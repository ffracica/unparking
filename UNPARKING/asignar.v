==> flow/design.v <==
module asignar(clk, ingzona, cancelo, decidir, teclado, placa, pasignado, estaba, ocupado, counterp, carros);
input clk;
input ingzona;
input cancelo;
input decidir;
input [3:0]teclado;
input [23:0]placa;
output reg [3:0]pasignado;
output reg estaba;
output reg ocupado=0;
output reg [20:0]counterp;
output reg [2:0]carros;
reg [23:0]p1; 
reg [23:0]p2;
reg [23:0]p3;
reg [23:0]p4;
reg [23:0]p5;
reg [23:0]p6;
reg pu1;
reg pu2;
reg pu3;
reg pu4;
reg pu5;
reg pu6;
reg [20:0]countp1;
reg [20:0]countp2;
reg [20:0]countp3;
reg [20:0]countp4;
reg [20:0]countp5;
reg [20:0]countp6;
reg counter;
always@(posedge clk)begin
if(decidir)begin
	case(placa)
		p1: begin estaba = 1; counterp = countp1; end
		p2: begin estaba = 1; counterp = countp2; end
		p3: begin estaba = 1; counterp = countp3; end
		p4: begin estaba = 1; counterp = countp4; end
		p5: begin estaba = 1; counterp = countp5; end
		p6: begin estaba = 1; counterp = countp6; end
		default begin
			estaba = 0;  counterp = 0; end
	endcase
end
if(ingzona == 1 && teclado != 0 && teclado <= 4'b0011)begin
case(teclado)
	4'b0001:begin
				if(p1==0) begin
						pasignado = 4'b0001;
						p1 = placa;
				end
				else if(p2==0) begin
						pasignado = 4'b0010;
						p2 = placa;
				end
				else if(p3==0) begin
						pasignado = 4'b0011;
						p3 = placa;
				end
				else if(p4==0) begin
						pasignado = 4'b0100;
						p4 = placa;
				end
				else if(p5==0) begin
						pasignado = 4'b0101;
						p5 = placa;
				end
				else if(p6==0) begin
						pasignado = 4'b0110;
						p6 = placa;
				end
		end
		4'b0010:begin
				if(p3==0) begin
						pasignado = 4'b0011;
						p3 = placa;
				end
				else if(p4==0) begin
						pasignado = 4'b0100;
						p4 = placa;
				end
				else if(p5==0) begin
						pasignado = 4'b0101;
						p5 = placa;
				end
				else if(p6==0) begin
						pasignado = 4'b0110;
						p6 = placa;
				end
				else if(p1==0) begin
						pasignado = 4'b0001;
						p1 = placa;
				end
				else if(p2==0) begin
						pasignado = 4'b0010;
						p2 = placa;
				end
		end
		4'b0011:begin
				if(p5==0) begin
						pasignado = 4'b0101;
						p5 = placa;
				end
				else if(p6==0) begin
						pasignado = 4'b0110;
						p6 = placa;
				end
				else if(p1==0) begin
						pasignado = 4'b0001;
						p1 = placa;
				end
				else if(p2==0) begin
						pasignado = 4'b0010;
						p2 = placa;
				end
				else if(p3==0) begin
						pasignado = 4'b0011;
						p3 = placa;
				end
				else if(p4==0) begin
						pasignado = 4'b0100;
						p4 = placa;
				end
		end
endcase
end
else if(ingzona == 0 && placa == 0)
	pasignado = 0;
if(p1 != 0 && p2 != 0 && p3 != 0 && p4 != 0 && p5 != 0 && p6 != 0 && pasignado != 0)begin
	if(counter < 1)
		counter = counter + 1;
	else if(counter == 1)begin
		ocupado = 1;
		counter = 0;
	end
end
else if(p1 == 0 || p2 == 0 || p3 == 0 || p4 == 0 || p5 == 0 || p6 == 0)
	ocupado = 0;
if(cancelo)begin
	case(placa)
		p1: begin p1 = 0; countp1 = 0;end
		p2: begin p2 = 0; countp2 = 0;end
		p3: begin p3 = 0; countp3 = 0;end
		p4: begin p4 = 0; countp4 = 0;end
		p5: begin p5 = 0; countp5 = 0;end
		p6: begin p6 = 0; countp6 = 0;end
	endcase
end
if(p1 != 0)
		countp1 = countp1 + 1;
if(p2 != 0)
		countp2 = countp2 + 1;
if(p3 != 0)
		countp3 = countp3 + 1;
if(p4 != 0)
		countp4 = countp4 + 1;
if(p5 != 0)
		countp5 = countp5 + 1;
if(p6 != 0)
		countp6 = countp6 + 1;
if(p1 != 0)
		pu1 = 1;
else
		pu1 = 0;
if(p2 != 0)
		pu2 = 1;
else
		pu2 = 0;
if(p3 != 0)
		pu3 = 1;
else
		pu3 = 0;
if(p4 != 0)
		pu4 = 1;
else
		pu4 = 0;
if(p5 != 0)
		pu5 = 1;
else
		pu5 = 0;
if(p6 != 0)
		pu6 = 1;
else
		pu6 = 0;
carros = pu1 + pu2 + pu3 + pu4 + pu5 + pu6;
end
endmodule 
# Reports on asignar
# What the tools print for asignar, step after step.
# Lines are those of the file above, counted from 1.
# Cell names lack the library's common part.
# A cell with - has no value.
[design] top="asignar" clock="clk" lib="sky130hd" corner="tt_025C_1v80"

# Word-level counts
# Counts by Yosys on the flattened word-level netlist (proc, flatten, opt, wreduce; memories kept). Register bits leave out memories and registers merged into their read ports (data or address). Print and check cells are left out. Cells with the same type and inputs are merged into one.
[op_classes] add_sub_neg=12 multipliers=0 n_div=0 n_cmp=2 n_eq=17 n_shift=0 n_mux=143 n_logic=1 n_reduce_logical=44
[op_table] op="24-bit two-way mux" n=66
[op_table] op="21-bit two-way mux" n=39
[op_table] op="24-bit parallel mux with 3-bit select" n=6
[op_table] op="24-bit zero test" n=13
[op_table] op="24-bit equality test" n=12
[op_table] op="24-bit nonzero test" n=12
[op_table] op="21-bit by 1-bit adder with 21-bit output with constant B" n=6
[op_table] op="4-bit two-way mux" n=20
[op_table] op="4-bit parallel mux with 3-bit select" n=1
[op_table] op="1-bit two-way mux" n=11
[op_table] op="1-bit logical AND" n=9
[op_table] op="3-bit by 1-bit adder with 3-bit output" n=3
[op_table] op="4-bit by 2-bit equality test with 1-bit output with constant B" n=2
[op_table] op="4-bit nonzero test" n=2
[op_table] op="1-bit logical OR" n=5
[op_table] op="5-bit OR reduction" n=1
[op_table] op="2-bit != test with constant B" n=2
[op_table] op="4-bit by 1-bit equality test with 1-bit output with constant B" n=1
[op_table] op="4-bit by 2-bit <= comparator with 1-bit output with constant B" n=1
[op_table] op="2-bit by 1-bit adder with 3-bit output" n=1
[op_table] op="3-bit AND reduction" n=1
[op_table] op="1-bit by 1-bit adder with 2-bit output" n=1
[op_table] op="2-bit nonzero test" n=1
[op_table] op="1-bit adder with constant B" n=1
[op_table] op="1-bit less-than comparator with constant B" n=1
[op_table] op="1-bit NOT" n=1
[bits] ff_bits=301 latch_bits=0 mem_bits_rw=0 mem_bits_ro=0 clocked_rd_ports_x_width=0 n_memories=0 in_bits=32 out_inout_bits=30 elab_cells=237

# Logic depth
# Depth = most cells in a row (Yosys ltp): at word level without a register or memory, in the mapped netlist without a sequential cell, where the memories' decode and read muxes count.
[depth] word_depth=20 abc_area=0 depth_mapped=18 mapped_depth_nobuf=15

# After synthesis
# Source: synth_stat.txt of the flow (Yosys; design flattened, memories mapped). It holds for the ABC_AREA given above (unset counts as 0); a run with the other value may have another netlist.
[by_type] cell_type="dfxtp_1" n=277 area_total_um2=5.55E+03
[by_type] cell_type="nor2_1" n=299 area_total_um2=1.12E+03
[by_type] cell_type="xnor2_1" n=121 area_total_um2=1.06E+03
[by_type] cell_type="edfxtp_1" n=24 area_total_um2=720.691
[by_type] cell_type="a31oi_1" n=91 area_total_um2=569.296
[by_type] cell_type="xor2_1" n=64 area_total_um2=560.538
[by_type] cell_type="nand2_1" n=132 area_total_um2=495.475
[by_type] cell_type="a21oi_1" n=92 area_total_um2=460.442
[by_type] cell_type="nor4_1" n=66 area_total_um2=412.896
[by_type] cell_type="clkbuf_1" n=83 area_total_um2=311.549
[by_type] cell_type="nand4_1" n=43 area_total_um2=269.008
[by_type] cell_type="mux2i_1" n=25 area_total_um2=250.24
[by_type] cell_type="o22ai_1" n=40 area_total_um2=250.24
[by_type] cell_type="o211a_1" n=24 area_total_um2=240.23
[by_type] cell_type="a22o_1" n=26 area_total_um2=227.718
[by_type] cell_type="and3_1" n=34 area_total_um2=212.704
[by_type] cell_type="nand3_1" n=42 area_total_um2=210.202
[by_type] cell_type="nor2b_1" n=31 area_total_um2=193.936
# Other cell types: 67; their cells: 425.
[synth_totals] cell_count=1939 synth_area_um2=16057.9 sequential_area_um2=6266.0 flip_flops=301 buf_cells=126

# Timing after synthesis
# OpenSTA on the mapped netlist: ideal clock, no wires. The path of least setup slack (recovery checks aside). Input and output delay are each 20% of the period. Register names are those of the netlist, which keeps one name where synthesis merged equal registers.
[synth_timing] path_kind="in2reg" from="input placa[20]" to="register carros[1]" period_ps=5610 input_delay_ps=1122 setup_time_ps=131 launch_ps=1122 arrival_time_ps=4849 t_required_ps=5479 path_slack_ps=630 path_delay_ps=3858 driving_pins=16 n_path_buf=2 period_less_setup_slack_ps=4980
# "path_delay_ps" is the arrival time less input delay plus setup time.
# "driving_pins": output pins that drive a net of the path, with the launching flip-flop's if there is one; two outputs of one cell count as two.
# "period_less_setup_slack_ps" is the clock period less the worst setup slack; recovery checks do not enter. This is arithmetic on one report: input and output delays are still those of the set period (20% each).
# Between the ends stands the longest chain of elaborated cells between them, by number of cells; it is not shown to be the way that was timed. Of several equally long chains one is given.
# Each line given opens the expression or statement behind the cell; cells for indexed reads and writes are added by Yosys, which also makes memories of some case tables.
[synth_between] cell_sequence="clkbuf_1 -> clkinv_1 -> a221oi_1 -> o2111ai_1 -> nor4_1 -> o211a_1 -> and2_1 -> nor3b_2 -> buf_2 -> nor2_1 -> fa_1 -> inv_1 -> fa_1 -> inv_1 -> ha_1 -> fa_1" elab_chain_cells=19 cells_between=95 cone_classes="5 x add/sub; 6 x eq/ne; 78 x mux; 6 x reduce/logical"
[synth_rtl] element="start: declaration" line_no=7 source="input [23:0]placa;"
[synth_rtl] element="24-bit two-way mux" line_no=94 source="else if(p2==0) begin"
[synth_rtl] element="24-bit two-way mux" line_no=90 source="else if(p1==0) begin"
[synth_rtl] element="24-bit two-way mux" line_no=86 source="else if(p6==0) begin"
[synth_rtl] element="24-bit two-way mux" line_no=82 source="else if(p5==0) begin"
[synth_rtl] element="24-bit two-way mux" line_no=78 source="else if(p4==0) begin"
[synth_rtl] element="24-bit two-way mux" line_no=74 source="if(p3==0) begin"
[synth_rtl] element="24-bit parallel mux with 3-bit select" line_no=46 source="case(teclado)"
[synth_rtl] element="(+2 left out)"
[synth_rtl] element="24-bit two-way mux x2" line_no=140 source="case(placa)"
[synth_rtl] element="24-bit two-way mux" line_no=139 source="if(cancelo)begin"
[synth_rtl] element="24-bit nonzero test" line_no=165 source="if(p2 != 0)"
[synth_rtl] element="1-bit two-way mux" line_no=165
[synth_rtl] element="1-bit by 1-bit adder with 2-bit output" line_no=185 source="carros = pu1 + pu2 + pu3 + pu4 + pu5 + pu6;"
[synth_rtl] element="2-bit by 1-bit adder with 3-bit output" line_no=185
[synth_rtl] element="3-bit by 1-bit adder with 3-bit output x3" line_no=185
[synth_rtl] element="end: assignment" line_no=185
[synth_rtl] element="end: declaration" line_no=12 source="output reg [2:0]carros;"

# Timing after layout
# Path of least setup slack in the final report of record 1 (OpenROAD, finished layout, wires in). Where an end is a register, its clock arrival counts in the times.
# The report prints the path's times to 10 ps; the period is as set.
[layout_timing] path_kind="in2reg" from="input placa[6]" to="register carros[1]" period_ps=5440 input_delay_ps=1090 setup_time_ps=120 launch_ps=1090 arrival_time_ps=5440 t_required_ps=5860 path_slack_ps=420 driving_pins=16 n_path_buf=2
# Between the ends stands the longest chain of elaborated cells between them, by number of cells; it is not shown to be the way that was timed. Of several equally long chains one is given.
[layout_between] cell_sequence="clkdlybuf4s50_1 -> clkinv_1 -> a22o_1 -> nor4_1 -> nand3_1 -> a2111oi_0 -> buf_4 -> a21bo_2 -> nor3b_4 -> nor2_1 -> fa_1 -> inv_1 -> fa_1 -> inv_1 -> ha_1 -> fa_1" elab_chain_cells=19 cells_between=95 cone_classes="5 x add/sub; 6 x eq/ne; 78 x mux; 6 x reduce/logical"
[layout_rtl] element="start: declaration" line_no=7 source="input [23:0]placa;"
[layout_rtl] element="24-bit two-way mux" line_no=94 source="else if(p2==0) begin"
[layout_rtl] element="24-bit two-way mux" line_no=90 source="else if(p1==0) begin"
[layout_rtl] element="24-bit two-way mux" line_no=86 source="else if(p6==0) begin"
[layout_rtl] element="24-bit two-way mux" line_no=82 source="else if(p5==0) begin"
[layout_rtl] element="24-bit two-way mux" line_no=78 source="else if(p4==0) begin"
[layout_rtl] element="24-bit two-way mux" line_no=74 source="if(p3==0) begin"
[layout_rtl] element="24-bit parallel mux with 3-bit select" line_no=46 source="case(teclado)"
[layout_rtl] element="(+2 left out)"
[layout_rtl] element="24-bit two-way mux x2" line_no=140 source="case(placa)"
[layout_rtl] element="24-bit two-way mux" line_no=139 source="if(cancelo)begin"
[layout_rtl] element="24-bit nonzero test" line_no=165 source="if(p2 != 0)"
[layout_rtl] element="1-bit two-way mux" line_no=165
[layout_rtl] element="1-bit by 1-bit adder with 2-bit output" line_no=185 source="carros = pu1 + pu2 + pu3 + pu4 + pu5 + pu6;"
[layout_rtl] element="2-bit by 1-bit adder with 3-bit output" line_no=185
[layout_rtl] element="3-bit by 1-bit adder with 3-bit output x3" line_no=185
[layout_rtl] element="end: assignment" line_no=185
[layout_rtl] element="end: declaration" line_no=12 source="output reg [2:0]carros;"

Top module asignar; platform sky130hd; tools Yosys and OpenROAD; 2 stored runs in no particular order. Input and output delays are each 20% of the period that was set; the output load is 0.01 pF.
"achieved_clock_period_ps" means the clock period less the worst setup slack. The figure is calculated, with input and output delays left at 20% of the set period.
By "timing.worst_path_ps" is meant the share of the clock period that the worst setup path is allowed (20% is reserved at inputs, 20% at outputs), minus its slack. Clock arrival times at its registers enter into it.
"design_power_w" rests on the timing tool's default activity at the inputs, not on a simulated workload.
"timing.worst_path_ps" is given in steps of 10 ps.

[flow] record 1: files
==> flow/run.sh <==
#!/bin/bash
# the make line also repeats the synthesis and layout settings of config.mk as NAME=value (left out here)
make -C /OpenROAD-flow-scripts/flow DESIGN_CONFIG=/design/flow/config.mk WORK_HOME=/design/flow/orfs CLKGATE_MAP_FILE= finish
==> flow/config.mk <==
export PLATFORM = sky130hd
export DESIGN_NAME = asignar
export DESIGN_NICKNAME = asignar
export VERILOG_FILES = /design/flow/design.v
export SDC_FILE = /design/flow/constraint.sdc
export NUM_CORES = 4
export LEC_CHECK = 0
export CAP_MARGIN = 40
export CORE_MARGIN = 2
export CORE_UTILIZATION = 56
export CTS_CLUSTER_DIAMETER = 38
export PLACE_DENSITY_LB_ADDON = 0.26
export SETUP_SLACK_MARGIN = -0.04
export SLEW_MARGIN = 20
export TNS_END_PERCENT = 90
==> flow/constraint.sdc <==
create_clock -name core_clock -period 5.44 [get_ports {clk}]
set_input_delay 1.0880 -clock core_clock [delete_from_list [all_inputs] [get_ports {clk}]]
set_output_delay 1.0880 -clock core_clock [all_outputs]
set_load 0.01 [all_outputs]

[flow] record 1: metrics
[metrics] synth_area_um2 = 16057.9
[metrics] total_die_area_um2 = 30045.0
[metrics] layout_stdcell_area_um2 = 19404.9
[metrics] finish.utilization_pct = 69.3
[metrics] ws_setup_ps = 417
[metrics] total_negative_slack_ps = 0
[metrics] final_hold_ws_ps = 467
[metrics] design_power_w = 0.008627
[metrics] achieved_clock_period_ps = 5023
[metrics] timing.worst_path_ps = 3930
[metrics] worst_setup_path_type = in2reg

[flow] record 2: files
==> flow/run.sh <==
#!/bin/bash
# the make line also repeats the synthesis and layout settings of config.mk as NAME=value (left out here)
make -C /OpenROAD-flow-scripts/flow DESIGN_CONFIG=/design/flow/config.mk WORK_HOME=/design/flow/orfs CLKGATE_MAP_FILE= finish
==> flow/config.mk <==
export PLATFORM = sky130hd
export DESIGN_NAME = asignar
export DESIGN_NICKNAME = asignar
export VERILOG_FILES = /design/flow/design.v
export SDC_FILE = /design/flow/constraint.sdc
export NUM_CORES = 4
export LEC_CHECK = 0
export CAP_MARGIN = 10
export CELL_PAD_IN_SITES_GLOBAL_PLACEMENT = 3
export CORE_ASPECT_RATIO = 0.66
export CORE_MARGIN = 2
export CORE_UTILIZATION = 68
export CTS_CLUSTER_DIAMETER = 400
export MAX_ROUTING_LAYER = met5
export PLACE_DENSITY_LB_ADDON = 0.08
export SLEW_MARGIN = 20
export TNS_END_PERCENT = 30
==> flow/constraint.sdc <==
create_clock -name core_clock -period 3.92 [get_ports {clk}]
set_input_delay 0.7840 -clock core_clock [delete_from_list [all_inputs] [get_ports {clk}]]
set_output_delay 0.7840 -clock core_clock [all_outputs]
set_load 0.01 [all_outputs]

[flow] record 2: did not finish, placement stopped with FLW-0024
