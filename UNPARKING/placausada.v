==> flow/design.v <==
module placausada(clk, ingplaca, teclado, placa, placafake,);
input clk;
input ingplaca;
input [3:0]teclado;
output reg [23:0]placa;
output reg [23:0]placafake;
reg [3:0]d1=0;
reg [3:0]d2=0;
reg [3:0]d3=0;
reg [3:0]d4=0;
reg [3:0]d5=0;
reg [3:0]d6=0;
always @(posedge clk)begin
if(ingplaca)begin
	if(teclado != 0)begin
			if(d1 == 0)begin
				d1 = teclado;
				placafake[23:20] = teclado;
				end
			else if(d2 == 0)begin
				d2 = teclado;
				placafake[19:16] = teclado;
				end
			else if(d3 == 0)begin
				d3 = teclado;
				placafake[15:12] = teclado;
				end
			else if(d4 == 0)begin
				d4 = teclado;
				placafake[11:8] = teclado;
				end
			else if(d5 == 0)begin
				d5 = teclado;
				placafake[7:4] = teclado;
				end
			else if(d6 == 0)begin
				d6 = teclado;
				placafake[3:0] = teclado;
				end
	end
	if(d1 != 0 && d2 != 0 && d3 != 0 && d4 != 0 && d5 != 0 && d6 != 0)begin
			placa[23:20] = d1;
			placa[19:16] = d2;
			placa[15:12] = d3;
			placa[11:8] = d4;
			placa[7:4] = d5;
			placa[3:0] = d6;
	end
end
else begin
	d1 = 0;
	d2 = 0;
	d3 = 0;
	d4 = 0;
	d5 = 0;
	d6 = 0;
	placa = 24'b000000000000000000000000;
	placafake = 24'b000000000000000000000000;
end
end
endmodule 
# From RTL to reports: placausada
# Tool output for the design above, in the order of the flow.
# Line numbers count from 1 in the design file above.
# Library cell names are shortened.
# The mark n/a stands for no value.
[design]
design = "placausada"
clock_port = "clk"
lib = "sky130hd"
lib_corner = "tt_025C_1v80"

# Word-level counts
# Counts by Yosys on the flattened word-level netlist (proc, flatten, opt, wreduce; memories kept). Register bits leave out memories and registers merged into their read ports (data or address). Print and check cells are left out. Cells with the same type and inputs are merged into one.
[word_totals]
n_memories = 0
clocked_rd_ports_x_width = 0
output_inout_bits = 48
romBits = 0
reg_bits = 72
ram_bits = 0
elab_cells = 75
latchBits = 0
[op_classes]
muxes = 33
addsub = 0
n_reduce_logical = 24
cmp = 0
mul = 0
eq_ne = 0
div = 0
shifts = 0
logic = 5
[op_table]
columns = ["operator", "count"]
rows = [
  ["4-bit two-way mux", 33],
  ["4-bit nonzero test", 7],
  ["4-bit logical NOT", 6],
  ["7-bit AND reduction", 1],
  ["6-bit AND reduction", 1],
  ["1-bit logical AND", 5],
  ["1-bit NOT", 5],
  ["5-bit AND reduction", 1],
  ["4-bit AND reduction", 1],
  ["3-bit AND reduction", 1],
  ["2-bit AND reduction", 1],
]

# Depth
# Yosys ltp: most cells in a row. Word level: on the elaborated netlist, between registers, memories and ports. Mapped: between sequential cells and ports; inverters and the memories' decode and read muxes count.
[depth]
ltp_word = 11
abc_area = 0
mapped_depth = 7

# Synthesis result
# Source: synth_stat.txt of the flow (Yosys; design flattened, memories mapped). It holds for the ABC_AREA given above (unset counts as 0); a run with the other value may have another netlist.
[mapped]
ff_cells = 72
n_buf = 13
stdcells = 264
synth_area_um2 = 2787.7
[by_type]
columns = ["cell_type", "count", "area_total_um2"]
rows = [
  ["dfxtp_1", 72, 1.44E+03],
  ["and2_1", 34, 212.704],
  ["mux2_1", 16, 180.173],
  ["o21a_1", 20, 150.144],
  ["nor2b_1", 23, 143.888],
  ["a21oi_1", 17, 85.082],
  ["and3_1", 9, 56.304],
  ["nand2_1", 14, 52.55],
  ["nor4_2", 4, 50.048],
  ["mux2_2", 4, 45.043],
  ["nor4_4", 2, 42.541],
  ["a41o_1", 4, 40.038],
  ["mux2i_1", 4, 40.038],
  ["a22oi_1", 5, 37.536],
  ["clkbuf_1", 10, 37.536],
  ["buf_6", 2, 22.522],
  ["a211oi_4", 1, 20.019],
  ["nand3_1", 4, 20.019],
]
# Not listed: further types 12, cells in them 19.

# Worst setup path after synthesis
# Path of least setup slack by OpenSTA after synthesis, without wires, with an ideal clock, recovery checks aside; 20% of the period is set as input and as output delay. Where synthesis merged equal registers, the netlist keeps one of their names.
[synth_path]
kind = "input -> register"
start = "input teclado[0]"
end = "register placa[17]"
setup_time_ps = 123
path_delay_ps = 1631
n_path_buf = 1
t_arrival_ps = 1950
input_delay_ps = 442
launch_ps = 442
setup_slack_ps = 137
path_stages = 6
tclk_ps = 2210
period_less_setup_slack_ps = 2073
# "path_delay_ps" is the arrival time less input delay plus setup time.
# "path_stages": output pins that drive a net of the path, with the launching flip-flop's if there is one; two outputs of one cell count as two.
# "period_less_setup_slack_ps" = period - worst setup slack (recovery checks aside). The figure is calculated, with input and output delays left at 20% of the set period.
# The rows between start and end are the longest chain of elaborated cells between them; the timing report does not say that the signal goes this way. Where chains are equally long, one stands for them.
# A line is the first line of the expression or statement that the cell stems from. Yosys adds cells for indexed reads and writes and turns some case tables into memories.
[synth_via]
cell_sequence = "nor4_2 > a21oi_1 > and3_1 > a211oi_4 > buf_6 > mux2_1"
elab_chain_cells = 10
cone_cells = 45
lines_between = 9
classes_between = "mux: 33; reduce/logical: 12"
[synth_lines]
columns = ["element", "line_no", "text"]
rows = [
  ["from (decl)", 4, "input [3:0]teclado;"],
  ["4-bit two-way mux", 20, "else if(d2 == 0)begin"],
  ["4-bit two-way mux", 16, "if(d1 == 0)begin"],
  ["4-bit two-way mux", 15, "if(teclado != 0)begin"],
  ["4-bit two-way mux", 14, "if(ingplaca)begin"],
  ["4-bit nonzero test", 41, "if(d1 != 0 && d2 != 0 && d3 != 0 && d4 != 0 && d5 != 0 && d6 != 0)begin"],
  ["1-bit logical AND x5", 41, ""],
  ["to (assign)", 43, "placa[19:16] = d2;"],
  ["to (assign)", 57, "placa = 24'b000000000000000000000000;"],
  ["to (decl)", 5, "output reg [23:0]placa;"],
]

# Timing after layout
# Path of least setup slack in the final report of flow run 1 (OpenROAD, finished layout, wires in). Where an end is a register, its clock arrival counts in the times.
# The path's times are printed in steps of 10 ps; the period is the one set.
[layout_path]
kind = "input -> register"
start = "input teclado[0]"
end = "register placa[23]"
path_stages = 7
setup_slack_ps = 190
input_delay_ps = 500
tclk_ps = 2520
launch_ps = 500
n_path_buf = 2
setup_time_ps = 110
t_arrival_ps = 2560
# The rows between start and end are the longest chain of elaborated cells between them; the timing report does not say that the signal goes this way. Where chains are equally long, one stands for them.
[layout_via]
cell_sequence = "clkdlybuf4s50_1 > nor4_4 > a21oi_1 > and3_1 > a211oi_4 > buf_4 > mux2_2"
elab_chain_cells = 10
cone_cells = 45
lines_between = 9
classes_between = "mux: 33; reduce/logical: 12"
[layout_lines]
columns = ["element", "line_no", "text"]
rows = [
  ["from (decl)", 4, "input [3:0]teclado;"],
  ["4-bit two-way mux", 20, "else if(d2 == 0)begin"],
  ["4-bit two-way mux", 16, "if(d1 == 0)begin"],
  ["4-bit two-way mux", 15, "if(teclado != 0)begin"],
  ["4-bit two-way mux", 14, "if(ingplaca)begin"],
  ["4-bit nonzero test", 41, "if(d1 != 0 && d2 != 0 && d3 != 0 && d4 != 0 && d5 != 0 && d6 != 0)begin"],
  ["1-bit logical AND x5", 41, ""],
  ["to (assign)", 42, "placa[23:20] = d1;"],
  ["to (assign)", 57, "placa = 24'b000000000000000000000000;"],
  ["to (decl)", 5, "output reg [23:0]placa;"],
]

# Measured results for placausada: 2 stored runs of the Yosys and OpenROAD flow on sky130hd. The settings differ; the order carries no meaning. The constraints put input and output delay at 20% of the set period each and load the outputs with 0.01 pF.
# "timing.achieved_period_ps": clock period set for the run, less the worst setup slack. It is reckoned from that one timing run; input and output delays stay at 20% of the period that was set.
# "critical_path_time_ps" is the time allowed to the run's worst setup path (the clock period less input and output delay, where it has them) less its slack. Clock arrival times count: a late capture clock shortens it, a late launch clock lengthens it.
# By "design_power_w" is meant OpenSTA's value without simulated activity: inputs other than the clock are taken to toggle once in ten clock periods, and the tool carries that through the logic.
# "critical_path_time_ps" is known to 10 ps.

[[run]]
name = "flow run 1"
[run.settings]
period_ns = 2.52
SETUP_SLACK_MARGIN = 0.13
CAP_MARGIN = 20
CORE_MARGIN = 2
CORE_UTILIZATION = 40
SLEW_MARGIN = 20
[run.results]
synth_chip_area_um2 = 2787.7
layout_utilization_pct = 54.7
cell_area_final_um2 = 3694.8
timing.setup.ws_ps = 193
tns_ps = 0
design.die.area_um2 = 7652.8
design_power_w = 0.002979
fin_hold_ws_ps = 463
timing.achieved_period_ps = 2327
critical_path_time_ps = 1820
worst_path_kind = "input -> register"

[[run]]
name = "flow run 2"
[run.settings]
period_ns = 3.51
CORE_UTILIZATION = 34
SETUP_SLACK_MARGIN = 0.51
PLACE_DENSITY_LB_ADDON = 0.09
CORE_ASPECT_RATIO = 0.5
CELL_PAD_IN_SITES_DETAIL_PLACEMENT = 2
GPL_TIMING_DRIVEN = 1
SLEW_MARGIN = 15
CAP_MARGIN = 20
CORE_MARGIN = 2
[run.results]
synth_chip_area_um2 = 2787.7
layout_utilization_pct = 47.6
cell_area_final_um2 = 3794.9
timing.setup.ws_ps = 692
tns_ps = 0
design.die.area_um2 = 8983.0
design_power_w = 0.002328
fin_hold_ws_ps = 464
timing.achieved_period_ps = 2818
critical_path_time_ps = 2120
worst_path_kind = "input -> register"
